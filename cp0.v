==> flow/design.v <==
`timescale 1ns / 1ps
module cp0(
	 input [31:0] IR_M, IR_E, IR_D,
    input [4:0] RA,
    input [4:0] WA,
    input [31:0] DIn,
    output [31:0] DOut,
    input reset, clk,
    input WE,
	input [31:0] PC_M, PC_E, PC_D,
	input Exc,
	input [6:2] ExcCode, 
	input [7:2] HWInt,
	input EXLClr,
	output IntReq,
	output [31:0] EPC,
	input slot_M, slot_E, slot_D, 
	input eret, pause_M, pause_E
    );
reg [31:0] R[12:15];
assign DOut = RA == 12 ? R[12] :
			  RA == 13 ? R[13] :
			  RA == 14 ? {R[14][31:2], {2'b00}} :
			  RA == 15 ? R[15] :
			  32'b0;
assign EPC = R[14];
wire [31:0] CAUSE = R[13];
wire [7:2] IntBit = R[12][15:10] & HWInt;
wire Inte = R[12][0] && !R[12][1] && (|IntBit);
wire slot = pause_M ? (pause_E ? slot_D === 1 : slot_E === 1) : slot_M === 1;
always @(posedge clk) begin
	if (reset) begin
		R[12] <= 32'h0000_ff11;
		R[13] <= 0;
		R[14] <= 0;
		R[15] <= "ZZYC"; 
	end else if (WE) begin
		R[WA] <= DIn;
	end
	if (EXLClr)
		R[12][1] <= 0;
	if (Inte) begin
		R[13][15:10] <= HWInt;
		if (slot) begin
			R[14] <= pause_M ? (pause_E ? PC_D-4 : PC_E-4) : PC_M - 4;
			R[13][31] <= 1;
		end else begin
			R[14] <= pause_M ? (pause_E ? PC_D : PC_E) : PC_M;
		end
		R[12][1] <= 1;
		R[13][6:2] <= 0;
		R[13][9:8] <= 0;
	end else
	if (Exc) begin
		R[13][15:10] <= HWInt;
		if (slot) begin
			R[14] <= pause_M ? (pause_E ? PC_D-4 : PC_E-4) : PC_M - 4;
			R[13][31] <= 1;
		end else begin
			R[14] <= pause_M ? (pause_E ? PC_D : PC_E) : PC_M;
		end
		R[13][6:2] <= ExcCode;
		R[13][9:8] <= 0;
		R[12][1] <= 1;
	end
	if (eret) begin
		R[13][31] <= 0;
	end
end
assign IntReq = Inte;
wire EXL = R[12][1];
endmodule
-- From RTL to reports: cp0
What the tools print for cp0, step after step.
Line numbers count from 1 in the design file above.
Operators carry their Yosys type and port widths (W data, S select, Z words).
Cell names lack the library's common part.
The mark - stands for no value.
- top module: cp0
- clock port: clk
- cell library: sky130hd
- timing corner: tt_025C_1v80

-- After elaboration
Yosys after proc, flatten, opt, wreduce and memory -nomap, before mapping. Enables and synchronous resets that opt folds into registers are not counted as muxes. Memory bits, and registers merged into a memory's read port (data or address), are not among the register bits. Print and check cells are not counted.
Memory sizes are those after Yosys's memory passes, which may raise the word count (mostly to a power of two), join words into wider ones and drop unused or constant bits.
- reduce/logical cells: 4
- add/sub/neg operators: 3
- noted bitwise gates (word level): 254
- equality and inequality tests: 23
- muxes and demuxes at 72
- operators with widths (kind ; number):
    $mux W32 ; 40
    $and A1 B1 Y1 ; 110
    $sub A32 B3 Y32 const B ; 3
    $not A1 Y1 ; 79
    $eq A4 B4 Y1 const B ; 16
    $and A1 B1 Y1 const B ; 48
    $mux W1 ; 24
    $eq A5 B4 Y1 const B ; 4
    $or A1 B1 Y1 ; 16
    $mux W6 ; 2
    $mux W5 ; 2
    $mux W4 ; 2
    $and A6 B6 Y6 ; 1
    $reduce_or A6 Y1 ; 1
    $mux W2 ; 2
    $eqx A1 B1 Y1 const B ; 3
    $logic_and A1 B1 Y1 ; 2
    $logic_not A1 Y1 ; 1
- memory bits (writable) at 128
- bits of input ports at 256
- memories at 1
- noted bits in registers: 0
- word-level cells: 357
- memory list (memory ; words ; bits a word ; RTL line ; RTL):
    R ; 4 ; 32 ; 20 ; reg [31:0] R[12:15];

-- Logic depth
Longest topological path by Yosys (ltp), each cell counted once; first at word level (registers and memories cut), then after technology mapping (sequential cells cut; the memories' decode and read muxes count).
- depth after elaboration at 21
- noted ABC_AREA: 0
- gate-level depth with buffers at 10
- mapped depth without buffers at 9

-- Mapped cells and area
Source: synth_stat.txt of the flow (Yosys; design flattened, memories mapped). It holds for the ABC_AREA given above (unset counts as 0); a run with the other value may have another netlist.
- noted chip area (Yosys): 7637.3 um^2
- mapped flip-flops: 128
- buffers at 54
- standard cells after synthesis at 706
- cell types (cell ; number):
    edfxtp_1 ; 127
    mux2i_1 ; 58
    and2_1 ; 58
    o21ai_0 ; 61
    mux2_2 ; 17
    a21oi_1 ; 37
    clkbuf_1 ; 42
    nand2b_1 ; 24
    o21a_1 ; 19
    nand2_1 ; 37
    nand3_1 ; 27
    nor2_1 ; 28
    a31oi_1 ; 16
    mux2i_2 ; 6
    or2_2 ; 12
    or3_1 ; 11
    a21o_1 ; 9
    mux2i_4 ; 3
Not listed: further types 40, cells in them 114.

-- Worst setup path after synthesis
OpenSTA on the mapped netlist: ideal clock, no wires. The path of least setup slack (recovery checks aside). Input and output delay are each 20% of the period. Register names are those of the netlist, which keeps one name where synthesis merged equal registers.
- path type: input to register
- from: input pause_E
- to: memory R[14][24]
- driving pins on the path at 10
- delay of the path: 2644 ps
- noted path buffers: 1
- period at 3640 ps
- time at the first pin: 728 ps
- required time at 3488 ps
- input delay: 728 ps
- path slack: 268 ps
- data arrival time: 3220 ps
- period reached after synthesis: 3372 ps
"delay of the path" is the arrival time less input delay plus setup time.
"driving pins on the path": output pins that drive a net of the path, with the launching flip-flop's if there is one; two outputs of one cell count as two.
"period reached after synthesis" is the clock period less the worst setup slack; recovery checks do not enter. This is arithmetic on one report: input and output delays are still those of the set period (20% each).
- cells stage by stage: buf_6 -> mux2_2 -> mux2i_2 -> ha_1 -> o21ai_0 -> a21oi_1 -> nand4_2 -> or3_1 -> or4_1 -> a31oi_1
- ends and longest elaborated chain, after synthesis (item ; RTL line ; RTL):
    from (decl) ; 18 ; input eret, pause_M, pause_E
    to (decl) ; 20 ; reg [31:0] R[12:15];
Chain of elaborated cells between the ends: none given.

-- Worst path after layout
Path of least setup slack in the final report of run 2 (OpenROAD, finished layout, wires in). Where an end is a register, its clock arrival counts in the times.
The path's times are printed in steps of 10 ps; the period is the one set.
- path type: input to output
- from: input RA[2]
- to: output DOut[12]
- required time at 4370 ps
- noted path buffers: 4
- driving pins on the path at 9
- input delay: 1090 ps
- period at 5460 ps
- time at the first pin: 1090 ps
- data arrival time: 3110 ps
- path slack: 1260 ps
- noted output delay: 1090 ps
Between the ends stands the longest chain of elaborated cells between them, by number of cells; it is not shown to be the way that was timed. Of several equally long chains one is given.
A line is the first line of the expression or statement that the cell stems from. Yosys adds cells for indexed reads and writes and turns some case tables into memories.
- cells stage by stage: clkdlybuf4s50_1 -> nand2_2 -> nor3_4 -> buf_4 -> buf_12 -> o21ai_0 -> o21ai_0 -> o21a_1 -> clkdlybuf4s50_1
- length of the longest elaborated chain at 5
- elaborated cells on any way between the ends: 8
- source lines of those cells at 4
- classes of those cells: 4 x eq/ne; 4 x mux
- ends and longest elaborated chain, after layout (item ; RTL line ; RTL):
    from (decl) ; 4 ; input [4:0] RA,
    $eq A5 B4 Y1 ; 24 ; RA == 15 ? R[15] :
    $mux W32 ; 24 ;
    $mux W32 ; 23 ; RA == 14 ? {R[14][31:2], {2'b00}} :
    $mux W32 ; 22 ; RA == 13 ? R[13] :
    $mux W32 ; 21 ; assign DOut = RA == 12 ? R[12] :
    to (decl) ; 7 ; output [31:0] DOut,

Subject: cp0 on sky130hd, stored results

Hello all,

Measured results for cp0: 2 stored runs of the Yosys and OpenROAD flow on sky130hd. The settings differ; the order carries no meaning. The constraints put input and output delay at 20% of the set period each and load the outputs with 0.01 pF.
By "time used up by the worst setup path" is meant the share of the clock period that the worst setup path is allowed (20% is reserved at inputs, 20% at outputs), minus its slack. Clock arrival times at its registers enter into it.
"power": no workload was simulated; the value follows from the tool's default switching activity.
"time used up by the worst setup path" is known to 10 ps.

Run 1
Settings were period_ns = 2.54; CORE_UTILIZATION = 67; SETUP_SLACK_MARGIN = 0.6; PLACE_DENSITY_LB_ADDON = 0.03; CORE_MARGIN = 10; TNS_END_PERCENT = 85; ABC_AREA = 0; GPL_ROUTABILITY_DRIVEN = 1; CTS_CLUSTER_SIZE = 89; CAP_MARGIN = 10; SLEW_MARGIN = 0
- no results, placement failed with FLW-0024

Run 2
Settings were period_ns = 5.46; CORE_UTILIZATION = 15; SETUP_SLACK_MARGIN = 1.45; PLACE_DENSITY_LB_ADDON = 0.03; GPL_ROUTABILITY_DRIVEN = 0; CTS_CLUSTER_DIAMETER = 333; CAP_MARGIN = 20; CORE_MARGIN = 2; SLEW_MARGIN = 20
- standard-cell area of the final layout at 11292.1 um^2
- noted the utilization: 22.5 %
- noted the die outline area: 52736.8 um^2
- time used up by the worst setup path: 2010 ps
- type of the worst setup path: input to output
- setup slack of the worst path: 1263 ps
- noted the power: 2871 µW
- smallest hold slack at 522 ps
- chip area after synthesis (Yosys) at 7637.3 um^2

Thanks
